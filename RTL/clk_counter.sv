==> flow/design.v <==
module clk_counter #(
    parameter WIDTH = 32
)(
    input logic clk_i,
    input logic rst_ni,
    input logic enable_i,
    input logic clear_i,
    input logic [WIDTH-1:0] max_count_i,
    input logic [WIDTH-1:0]  incr_val_i,
    output logic [WIDTH-1:0] clk_count_o
);
    always_ff @(posedge clk_i or negedge rst_ni) begin
        if(!rst_ni) begin
            clk_count_o <= '0;
        end else begin
            if(enable_i && ~(clk_count_o == max_count_i)) begin
                clk_count_o <= clk_count_o + incr_val_i;
            end else if (enable_i && (clk_count_o == max_count_i)) begin
                clk_count_o <= clk_count_o;
            end else if (clear_i) begin
                clk_count_o <= '0;
            end
        end
    end
endmodule
Reports on clk_counter. What the tools print for clk_counter, step after step. Line numbers count from 1 in the design file above. Operators carry their Yosys type and port widths (W data, S select, Z words). Cell names lack the library's common part. A cell with - has no value.

Top: clk_counter. Clock: clk_i. Cell library: sky130hd. Corner: tt_025C_1v80.

Word level. Counts by Yosys on the flattened word-level netlist (proc, flatten, opt, wreduce; memories kept). Register bits leave out memories and registers merged into their read ports (data or address). Print and check cells are left out. Cells with the same type and inputs are merged into one.

The entry for $add $sub $neg reads 1. The figure for eq/ne operators is 2. Under mux-type cells stands 3. Bitwise operators: 1. For reduce/logical cells the number is 4.

Operator list (number): $mux W32 (3); $add A32 B32 Y32 (1); $eq A32 B32 Y1 (1); $logic_and A1 B1 Y1 (2); $ne A2 B2 Y1 const B (1); $reduce_and A2 Y1 (1); $reduce_bool A2 Y1 (1); $not A1 Y1 (1).

Under bits in registers stands 32. Under input bits stands 68. The figure for output and inout port bits is 32. The entry for cells after elaboration reads 12.

Longest topological paths. Longest topological path by Yosys (ltp), each cell counted once; first at word level (registers and memories cut), then after technology mapping (sequential cells cut; the memories' decode and read muxes count).

For depth in word-level cells the number is 5. For ABC_AREA the number is 0. Depth in mapped cells: 11. Under mapped depth without buffers stands 11.

Mapped cells and area. Yosys stat after the flow's synthesis: flattened, memories mapped to cells. It holds for the ABC_AREA given above (unset counts as 0); a run with the other value may have another netlist.

The figure for cell count is 393. For synthesis area the number is 3270.6 µm². For sequential area the number is 800.8 µm². Flip-flop cells: 32.

Cell types: dfrtp_1 (number 32, total area 800.768 µm²); ha_1 (number 31, total area 387.872 µm²); xor2_1 (number 41, total area 359.094 µm²); a21o_1 (number 26, total area 195.187 µm²); nand3_1 (number 39, total area 195.187 µm²); a21oi_1 (number 38, total area 190.182 µm²); o21ai_0 (number 23, total area 115.11 µm²); nand2_1 (number 24, total area 90.086 µm²); xnor2_1 (number 8, total area 70.067 µm²); and3_1 (number 11, total area 68.816 µm²); o31ai_1 (number 8, total area 60.058 µm²); nor4_1 (number 9, total area 56.304 µm²); o211ai_1 (number 6, total area 45.043 µm²); clkbuf_1 (number 11, total area 41.29 µm²); nor2_1 (number 10, total area 37.536 µm²); o21a_1 (number 5, total area 37.536 µm²); a211o_1 (number 4, total area 35.034 µm²); inv_1 (number 9, total area 33.782 µm²).

Not listed: further types 31, cells in them 58.

Path before layout. Source: OpenSTA report_checks on the synthesized netlist (no wires, ideal clock, input and output delay 20% of the period each), path of least setup slack; recovery checks are left aside. Register names are those of the netlist, which keeps one name where synthesis merged equal registers.

Path type: input to register. Start point: input port incr_val_i[0]. End point: register clk_count_o[24]. The entry for period reads 3.61 ns. The figure for library setup time is 0.124 ns. The figure for launch time at the first pin is 0.722 ns. Arrival time: 3.084 ns. The entry for setup slack reads 0.402 ns. The figure for path delay is 2.486 ns. For stages the number is 11. Path buffers: 0. Under synthesis period reached stands 3.208 ns.

"path delay" is the arrival time less input delay plus setup time. "stages": output pins that drive a net of the path, with the launching flip-flop's if there is one; two outputs of one cell count as two. "synthesis period reached" = period - worst setup slack (recovery checks aside). The figure is calculated, with input and output delays left at 20% of the set period. Between the ends stands the longest chain of elaborated cells between them, by number of cells; it is not shown to be the way that was timed. Of several equally long chains one is given. A line is the first line of the expression or statement that the cell stems from. Yosys adds cells for indexed reads and writes and turns some case tables into memories. A register here has more assigning lines than the two given.

Path through: ha_1 inv_1 fa_1 and2b_1 o21ai_2 a2111oi_4 nor2_2 a2111o_1 and2_4 o2111a_1 a211o_1. The entry for length of the longest elaborated chain reads 2.

RTL lines, path after synthesis: start, declared (RTL line 9) `input logic [WIDTH-1:0]  incr_val_i,`; $add A32 B32 Y32 (RTL line 17) `clk_count_o <= clk_count_o + incr_val_i;`; $mux W32 (RTL line 16) `if(enable_i && ~(clk_count_o == max_count_i)) begin`; end, assigned (RTL line 17); end, assigned (RTL line 19) `clk_count_o <= clk_count_o;`; end, declared (RTL line 10) `output logic [WIDTH-1:0] clk_count_o`.

Timing after layout. Path of least setup slack in the final report of record 2 (OpenROAD, finished layout, wires in). Where an end is a register, its clock arrival counts in the times.

Path type: input to register. Start point: input port incr_val_i[0]. End point: register clk_count_o[24]. The entry for period reads 5.73 ns. The figure for library setup time is 0.11 ns. The figure for launch time at the first pin is 1.15 ns. Arrival time: 4.24 ns. The entry for setup slack reads 1.66 ns. For stages the number is 12. Path buffers: 1.

Between the ends stands the longest chain of elaborated cells between them, by number of cells; it is not shown to be the way that was timed. Of several equally long chains one is given. A register here has more assigning lines than the two given.

Path through: clkdlybuf4s50_1 ha_1 inv_1 fa_1 and2b_1 o21ai_2 a2111oi_4 nor2_2 a2111o_1 and2_4 o2111a_1 a211o_1. The entry for length of the longest elaborated chain reads 2.

RTL lines, path post-layout: start, declared (RTL line 9) `input logic [WIDTH-1:0]  incr_val_i,`; $add A32 B32 Y32 (RTL line 17) `clk_count_o <= clk_count_o + incr_val_i;`; $mux W32 (RTL line 16) `if(enable_i && ~(clk_count_o == max_count_i)) begin`; end, assigned (RTL line 17); end, assigned (RTL line 19) `clk_count_o <= clk_count_o;`; end, declared (RTL line 10) `output logic [WIDTH-1:0] clk_count_o`.

Wiki page: clk_counter / flow data

Settings and measured results of 2 stored flow runs for module clk_counter (sky130hd), not sorted in any way. The constraints put input and output delay at 20% of the set period each and load the outputs with 0.01 pF. By "clock period reached" is meant the clock period of the run minus its worst setup slack. This is arithmetic on one report: input and output delays are still those of the set period (20% each). "power consumption": no workload was simulated; the value follows from the tool's default switching activity.

Files of record 1:
==> flow/run.sh <==
#!/bin/bash
# the make line also repeats the synthesis and layout settings of config.mk as NAME=value (left out here)
make -C /OpenROAD-flow-scripts/flow DESIGN_CONFIG=/design/flow/config.mk WORK_HOME=/design/flow/orfs CLKGATE_MAP_FILE= finish
==> flow/config.mk <==
export PLATFORM = sky130hd
export DESIGN_NAME = clk_counter
export DESIGN_NICKNAME = clk_counter
export VERILOG_FILES = /design/flow/design.v
export SDC_FILE = /design/flow/constraint.sdc
export NUM_CORES = 4
export LEC_CHECK = 0
export CAP_MARGIN = 20
export CELL_PAD_IN_SITES_DETAIL_PLACEMENT = 2
export CELL_PAD_IN_SITES_GLOBAL_PLACEMENT = 0
export CORE_ASPECT_RATIO = 0.8
export CORE_MARGIN = 6
export CORE_UTILIZATION = 70
export MAX_ROUTING_LAYER = met4
export PLACE_DENSITY_LB_ADDON = 0.06
export SLEW_MARGIN = 40
export TNS_END_PERCENT = 55
==> flow/constraint.sdc <==
create_clock -name core_clock -period 3.06 [get_ports {clk_i}]
set_input_delay 0.6120 -clock core_clock [delete_from_list [all_inputs] [get_ports {clk_i}]]
set_output_delay 0.6120 -clock core_clock [all_outputs]
set_load 0.01 [all_outputs]

Outcome of record 1: incomplete, placement halted on FLW-0024.

Files of record 2:
==> flow/run.sh <==
#!/bin/bash
# the make line also repeats the synthesis and layout settings of config.mk as NAME=value (left out here)
make -C /OpenROAD-flow-scripts/flow DESIGN_CONFIG=/design/flow/config.mk WORK_HOME=/design/flow/orfs CLKGATE_MAP_FILE= finish
==> flow/config.mk <==
export PLATFORM = sky130hd
export DESIGN_NAME = clk_counter
export DESIGN_NICKNAME = clk_counter
export VERILOG_FILES = /design/flow/design.v
export SDC_FILE = /design/flow/constraint.sdc
export NUM_CORES = 4
export LEC_CHECK = 0
export CAP_MARGIN = 15
export CELL_PAD_IN_SITES_DETAIL_PLACEMENT = 2
export CORE_MARGIN = 2
export CORE_UTILIZATION = 21
export MIN_ROUTING_LAYER = met1
export PLACE_DENSITY_LB_ADDON = 0.11
export SETUP_SLACK_MARGIN = -0.01
export SLEW_MARGIN = 20
export TNS_END_PERCENT = 15
==> flow/constraint.sdc <==
create_clock -name core_clock -period 5.73 [get_ports {clk_i}]
set_input_delay 1.1460 -clock core_clock [delete_from_list [all_inputs] [get_ports {clk_i}]]
set_output_delay 1.1460 -clock core_clock [all_outputs]
set_load 0.01 [all_outputs]

Results of record 2. The measured clock period reached is 4.070 ns. The worst hold slack reads 0.584 ns. For the power consumption the run shows 2311 µW. The area of the die reads 16588.2 µm². The summed negative setup slack comes to 0.000 ns. For the chip area after synthesis (Yosys) the run shows 3270.6 µm². The utilization in the final report reads 30.4%. The worst setup slack after layout comes to 1.660 ns.
