==> flow/design.v <==
module qspi_rx_shift(
  input  logic        clk_i,
  input  logic        rst_ni,
  input  logic [3:0]  qsd_i,
  input  logic        lsb,
  input  logic        msb,
  input  logic        valid,
  output logic [31:0] data_o
);
  logic [31:0] data_reg;
  always @(posedge clk_i or negedge rst_ni) begin
    if(!rst_ni) begin
      data_reg <= '0;
    end
    else if (valid) begin
      if(lsb) begin
        data_reg  <= {data_reg[27:0], qsd_i};
      end
      else if (msb) begin
        data_reg <= {qsd_i, data_reg[31:4]};
      end
    end
  end
  assign data_o = data_reg;
endmodule
---- Tool chain data of qspi_rx_shift ----
The steps from the RTL of qspi_rx_shift to its reports follow in flow order.
Lines are those of the file above, counted from 1.
Operators: Yosys type, input widths -> output width; for muxes data width and select width s.
Library cell names are shortened.
A cell with n/a has no value.
inputs
  top module .............................. qspi_rx_shift
  clock input ............................. clk_i
  library ................................. sky130hd
  library corner .......................... tt_025C_1v80

---- After elaboration ----
Counts by Yosys on the flattened word-level netlist (proc, flatten, opt, wreduce; memories kept). Register bits leave out memories and registers merged into their read ports (data or address). Print and check cells are left out. Cells with the same type and inputs are merged into one.
cells by class
  add/subtract/negate cells ............... 0
  multiply operators ...................... 0
  div/mod/pow operators ................... 0
  order comparisons ....................... 0
  equality and inequality tests ........... 0
  shift operators ......................... 0
  mux-type cells .......................... 2
  bitwise operators ....................... 0
  reductions and logical operators ........ 2
operators by type and width
  operator           count
  $mux 32            2
  $reduce_and 2->1   1
  $reduce_bool 2->1  1
storage and ports
  flip-flop bits (word level) ............. 32
  latch bits .............................. 0
  bits in writable memories ............... 0
  ROM bits ................................ 0
  clocked read ports x word width ......... 0
  memories kept ........................... 0
  bits of input ports ..................... 9
  output and inout bits ................... 32
  elaborated cells ........................ 5

---- Logic depth ----
Longest topological path by Yosys (ltp), each cell counted once; first at word level (registers and memories cut), then after technology mapping (sequential cells cut; the memories' decode and read muxes count).
logic depth
  depth in word-level cells ............... 2
  ABC_AREA ................................ 1
  depth in mapped cells ................... 7
  gate-level depth less buffers ........... 5

---- After synthesis ----
Source: synth_stat.txt of the flow (Yosys; design flattened, memories mapped). It holds for the ABC_AREA given above (unset counts as 0); a run with the other value may have another netlist.
synthesis totals
  standard cells after synthesis .......... 242
  synthesis area .......................... 1679.1 um^2
  area of sequential cells ................ 800.8 um^2
  flip-flops .............................. 32
cell types
  cell type  count  total area (um^2)
  dfrtp_1    32     800.768
  nand2_1    192    720.691
  buf_6      7      78.826
  buf_4      3      22.522
  o21ai_4    1      16.266
  buf_2      3      15.014
  nor2_4     1      11.261
  nor2_2     1      6.256
  inv_1      1      3.754
  inv_2      1      3.754

---- Timing after synthesis ----
OpenSTA on the mapped netlist: ideal clock, no wires. The path of least setup slack (recovery checks aside). Input and output delay are each 20% of the period. Register names are those of the netlist, which keeps one name where synthesis merged equal registers.
timing path post-synthesis
  path type ............................... input-to-reg
  from .................................... in lsb
  to ...................................... reg data_reg[0]
  clock period ............................ 1.44 ns
  setup time .............................. 0.116 ns
  time at the first pin ................... 0.288 ns
  arrival ................................. 0.814 ns
  required time ........................... 1.324 ns
  path slack .............................. 0.510 ns
  path delay .............................. 0.642 ns
  stages on the path ...................... 6
  path buffers ............................ 2
  period reached after synthesis .......... 0.93 ns
"path delay" is the arrival time less input delay plus setup time.
"stages on the path" counts driving pins, that of a launching flip-flop among them; a cell with two outputs on the path counts twice.
"period reached after synthesis" is the clock period less the worst setup slack; recovery checks do not enter. This is arithmetic on one report: input and output delays are still those of the set period (20% each).
Between the ends stands the longest chain of elaborated cells between them, by number of cells; it is not shown to be the way that was timed. Of several equally long chains one is given.
Each line given opens the expression or statement behind the cell; cells for indexed reads and writes are added by Yosys, which also makes memories of some case tables.
A register here has more assigning lines than the two given.
between the ends, post-synthesis
  cell sequence ........................... buf_6 -> nor2_2 -> nor2_4 -> buf_6 -> nand2_1 -> nand2_1
  length of the longest elaborated chain .. 2
  elaborated cells between the ends (all ways) .. 3
  RTL lines with such cells ............... 1
  those cells by class .................... mux: 1; reduce/logical: 2
RTL lines, path post-synthesis
  item               RTL line  source
  from (decl)        5         input  logic        lsb,
  $reduce_bool 2->1  n/a
  $reduce_and 2->1   n/a
  to (assign)        17        data_reg  <= {data_reg[27:0], qsd_i};
  to (assign)        20        data_reg <= {qsd_i, data_reg[31:4]};
  to (decl)          10        logic [31:0] data_reg;

---- Worst path after layout ----
From the final timing report of job 1: the path of least setup slack in the routed layout; clock arrival at registers is part of the times.
timing path after layout
  path type ............................... reg-to-output
  from .................................... reg data_reg[24]
  to ...................................... out data_o[24]
  clock period ............................ 1.46 ns
  output delay ............................ 0.29 ns
  time at the first pin ................... 0.34 ns
  arrival ................................. 0.91 ns
  required time ........................... 1.17 ns
  path slack .............................. 0.26 ns
  stages on the path ...................... 2
  path buffers ............................ 1
A register here has more assigning lines than the two given.
between the ends, after layout
  cell sequence ........................... dfrtp_1 -> buf_2
  length of the longest elaborated chain .. 0
  elaborated cells between the ends (all ways) .. 0
  RTL lines with such cells ............... 0
RTL lines, path after layout
  item           RTL line  source
  from (decl)    10        logic [31:0] data_reg;
  from (assign)  17        data_reg  <= {data_reg[27:0], qsd_i};
  from (assign)  20        data_reg <= {qsd_i, data_reg[31:4]};
  to (decl)      8         output logic [31:0] data_o

# Flow runs of qspi_rx_shift

Record of 2 stored runs of the RTL-to-layout flow on qspi_rx_shift, platform sky130hd. The runs are unordered. Constraints: input delay and output delay 20% of the set period each, output load 0.01 pF.
"achieved clock period (ns)" = clock period - worst setup slack. The figure is calculated, with input and output delays left at 20% of the set period.
"worst setup path time (ns)": the worst setup path's part of the clock period (all of it between registers, 20% less for each end at a port) less its slack. A launch clock that arrives late makes it longer, a capture clock that arrives late makes it shorter.
By "finish__power__total" is meant OpenSTA's value without simulated activity: inputs other than the clock are taken to toggle once in ten clock periods, and the tool carries that through the logic.

Flow files of job 1
==> flow/run.sh <==
#!/bin/bash
# the make line also repeats the synthesis and layout settings of config.mk as NAME=value (left out here)
make -C /OpenROAD-flow-scripts/flow DESIGN_CONFIG=/design/flow/config.mk WORK_HOME=/design/flow/orfs CLKGATE_MAP_FILE= finish
==> flow/config.mk <==
export PLATFORM = sky130hd
export DESIGN_NAME = qspi_rx_shift
export DESIGN_NICKNAME = qspi_rx_shift
export VERILOG_FILES = /design/flow/design.v
export SDC_FILE = /design/flow/constraint.sdc
export NUM_CORES = 4
export LEC_CHECK = 0
export ABC_AREA = 1
export CAP_MARGIN = 20
export CORE_MARGIN = 2
export CORE_UTILIZATION = 54
export CTS_CLUSTER_DIAMETER = 311
export GPL_TIMING_DRIVEN = 1
export MIN_ROUTING_LAYER = met2
export PLACE_DENSITY_LB_ADDON = 0.0
export SETUP_SLACK_MARGIN = 0.43
export SLEW_MARGIN = 20
==> flow/constraint.sdc <==
create_clock -name core_clock -period 1.46 [get_ports {clk_i}]
set_input_delay 0.2920 -clock core_clock [delete_from_list [all_inputs] [get_ports {clk_i}]]
set_output_delay 0.2920 -clock core_clock [all_outputs]
set_load 0.01 [all_outputs]

report of job 1
yosys chip area after synthesis (um^2): 1679.1
finish__design__die__area: 3571.3
finish__design__instance__area__stdcell: 2382.3
finish__design__instance__utilization: 0.7933
finish__timing__setup__ws: 0.262
finish__timing__setup__tns: 0.000
finish__timing__hold__ws: 0.309
finish__power__total: 2.917e-03
achieved clock period (ns): 1.198
worst setup path time (ns): 0.91
worst setup path kind: reg-to-output

Flow files of job 2
==> flow/run.sh <==
#!/bin/bash
# the make line also repeats the synthesis and layout settings of config.mk as NAME=value (left out here)
make -C /OpenROAD-flow-scripts/flow DESIGN_CONFIG=/design/flow/config.mk WORK_HOME=/design/flow/orfs CLKGATE_MAP_FILE= finish
==> flow/config.mk <==
export PLATFORM = sky130hd
export DESIGN_NAME = qspi_rx_shift
export DESIGN_NICKNAME = qspi_rx_shift
export VERILOG_FILES = /design/flow/design.v
export SDC_FILE = /design/flow/constraint.sdc
export NUM_CORES = 4
export LEC_CHECK = 0
export CAP_MARGIN = 15
export CORE_ASPECT_RATIO = 1.59
export CORE_MARGIN = 2
export CORE_UTILIZATION = 33
export CTS_CLUSTER_SIZE = 13
export GPL_ROUTABILITY_DRIVEN = 0
export GPL_TIMING_DRIVEN = 1
export MAX_ROUTING_LAYER = met5
export MIN_ROUTING_LAYER = met2
export PLACE_DENSITY_LB_ADDON = 0.13
export SLEW_MARGIN = 20
==> flow/constraint.sdc <==
create_clock -name core_clock -period 1.31 [get_ports {clk_i}]
set_input_delay 0.2620 -clock core_clock [delete_from_list [all_inputs] [get_ports {clk_i}]]
set_output_delay 0.2620 -clock core_clock [all_outputs]
set_load 0.01 [all_outputs]

report of job 2
yosys chip area after synthesis (um^2): 1612.8
finish__design__die__area: 5477.4
finish__design__instance__area__stdcell: 2343.5
finish__design__instance__utilization: 0.4919
finish__timing__setup__ws: 0.039
finish__timing__setup__tns: 0.000
finish__timing__hold__ws: 0.333
finish__power__total: 3.756e-03
achieved clock period (ns): 1.271
worst setup path time (ns): 1.01
worst setup path kind: reg-to-output
