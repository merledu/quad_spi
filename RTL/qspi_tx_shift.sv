==> flow/design.v <==
module qspi_transmitter (
    input logic clk_i,
    input logic rst_ni,
    input logic [31:0] p_data_i,
    input logic        t_enb_i,
    input logic        t_load_i,
    input logic        lsb_i,
    output logic [3:0] s_out_o,
    output logic [3:0] s_oeb_o
);
    logic [3:0]  shift_out;
    logic [31:0] temp_reg;
    logic [3:0]  s_oeb;
    always_ff @(negedge clk_i or negedge rst_ni) begin
        if(!rst_ni) begin
            s_oeb_o   <= 4'b1111;
            s_oeb     <= 4'b1111;
            temp_reg  <= '0;
            s_out_o   <= '0;
        end else begin
            s_out_o <= shift_out;
            if(t_load_i) begin
                temp_reg <= p_data_i;
            end else if(t_enb_i) begin
                if(lsb_i) begin
                    temp_reg     <= {4'b0, temp_reg[31:4]};
                end else begin
                     temp_reg     <= {temp_reg[27:0], 4'b0};
                end
            end
        end
    end
    always_comb begin
        if(lsb_i) begin
            shift_out[0] = temp_reg[0];
            shift_out[1] = temp_reg[1];
            shift_out[2] = temp_reg[2];
            shift_out[3] = temp_reg[3];
        end else begin
            shift_out[0] = temp_reg[31];
            shift_out[1] = temp_reg[30];
            shift_out[2] = temp_reg[29];
            shift_out[3] = temp_reg[28];
        end
    end
endmodule
Step by step through the tools: qspi_transmitter
What the tools print for qspi_transmitter, step after step.
Lines are those of the file above, counted from 1.
Operators: Yosys type, input widths -> output width; for muxes data width and select width s.
A cell with n/a has no value.
Inputs
  top: qspi_transmitter
  clock input: clk_i
  cell library: sky130hd
  timing corner: tt_025C_1v80

Word-level counts
Yosys after proc, flatten, opt, wreduce and memory -nomap, before mapping. Memory bits, and registers merged into a memory's read port (data or address), are not among the register bits. Print and check cells are not counted. Equal cells are merged and count once.
Storage and ports
  flip-flop bits (word level): 36
  word-level cells: 10
  output and inout bits: 8
Cells by class
  muxes and demuxes: 7
  reductions and logical operators: 1
Operators by type and width (number)
  $mux 32: 3
  $mux 1: 4
  $reduce_bool 2->1: 1

Depth
Yosys ltp: most cells in a row. Word level: on the elaborated netlist, between registers, memories and ports. Mapped: between sequential cells and ports; inverters and the memories' decode and read muxes count.
Depth
  word-level depth: 3
  ABC_AREA: 0
  depth in mapped cells: 4

Synthesis result
Source: synth_stat.txt of the flow (Yosys; design flattened, memories mapped). It holds for the ABC_AREA given above (unset counts as 0); a run with the other value may have another netlist.
Cells by type
  sky130_fd_sc_hd__dfrtn_1: number 36, area in all 900.864 um^2
  sky130_fd_sc_hd__o211ai_2: number 24, area in all 300.288 um^2
  sky130_fd_sc_hd__mux2i_1: number 24, area in all 240.23 um^2
  sky130_fd_sc_hd__or3b_1: number 24, area in all 210.202 um^2
  sky130_fd_sc_hd__nand2_1: number 24, area in all 90.086 um^2
  sky130_fd_sc_hd__buf_6: number 6, area in all 67.565 um^2
  sky130_fd_sc_hd__nand2b_1: number 9, area in all 56.304 um^2
  sky130_fd_sc_hd__a31oi_1: number 8, area in all 50.048 um^2
  sky130_fd_sc_hd__nor2b_1: number 8, area in all 50.048 um^2
  sky130_fd_sc_hd__mux2_1: number 4, area in all 45.043 um^2
  sky130_fd_sc_hd__buf_12: number 2, area in all 40.038 um^2
  sky130_fd_sc_hd__buf_4: number 5, area in all 37.536 um^2
  sky130_fd_sc_hd__buf_8: number 2, area in all 30.029 um^2
  sky130_fd_sc_hd__nand3b_1: number 4, area in all 30.029 um^2
  sky130_fd_sc_hd__buf_2: number 4, area in all 20.019 um^2
  sky130_fd_sc_hd__nand3_1: number 4, area in all 20.019 um^2
  sky130_fd_sc_hd__clkbuf_8: number 1, area in all 13.763 um^2
  sky130_fd_sc_hd__clkbuf_1: number 1, area in all 3.754 um^2
Other cell types: 2; their cells: 2.
Mapped netlist
  buffers: 21
  sequential area: 900.9 um^2
  mapped area: 2213.4 um^2
  flip-flops: 36
  cells in the netlist: 192

## Implementation results

Measured results for qspi_transmitter: 2 stored runs of the Yosys and OpenROAD flow on sky130hd. The settings differ; the order carries no meaning. The constraints put input and output delay at 20% of the set period each and load the outputs with 0.01 pF.
"finish__power__total" rests on the timing tool's default activity at the inputs, not on a simulated workload.

settings of record 1
{
  "period_ns": 3.81,
  "CORE_UTILIZATION": 16,
  "SETUP_SLACK_MARGIN": -0.09,
  "PLACE_DENSITY_LB_ADDON": 0.07,
  "CELL_PAD_IN_SITES_GLOBAL_PLACEMENT": 2,
  "TNS_END_PERCENT": 20,
  "GPL_TIMING_DRIVEN": 0,
  "MAX_ROUTING_LAYER": "met5",
  "CAP_MARGIN": 20,
  "CORE_MARGIN": 2,
  "SLEW_MARGIN": 20
}
report of record 1
yosys chip area after synthesis (um^2): 2213.4
finish__design__die__area: 14790.2
finish__design__instance__area__stdcell: 3009.1
finish__design__instance__utilization: 0.2246
finish__timing__setup__ws: 0.012
finish__timing__setup__tns: 0.000
finish__timing__hold__ws: 0.505
finish__power__total: 1.113e-03

settings of record 2
{
  "period_ns": 2.76,
  "CORE_UTILIZATION": 50,
  "PLACE_DENSITY_LB_ADDON": 0.04,
  "CORE_ASPECT_RATIO": 1.11,
  "TNS_END_PERCENT": 5,
  "GPL_TIMING_DRIVEN": 0,
  "GPL_ROUTABILITY_DRIVEN": 1,
  "CTS_CLUSTER_SIZE": 12,
  "CAP_MARGIN": 5,
  "CORE_MARGIN": 2,
  "SLEW_MARGIN": 20
}
report of record 2
yosys chip area after synthesis (um^2): 2213.4
finish__design__die__area: 4975.8
finish__design__instance__area__stdcell: 2763.9
finish__design__instance__utilization: 0.6497
finish__timing__setup__ws: 0.032
finish__timing__setup__tns: 0.000
finish__timing__hold__ws: 0.509
finish__power__total: 1.291e-03
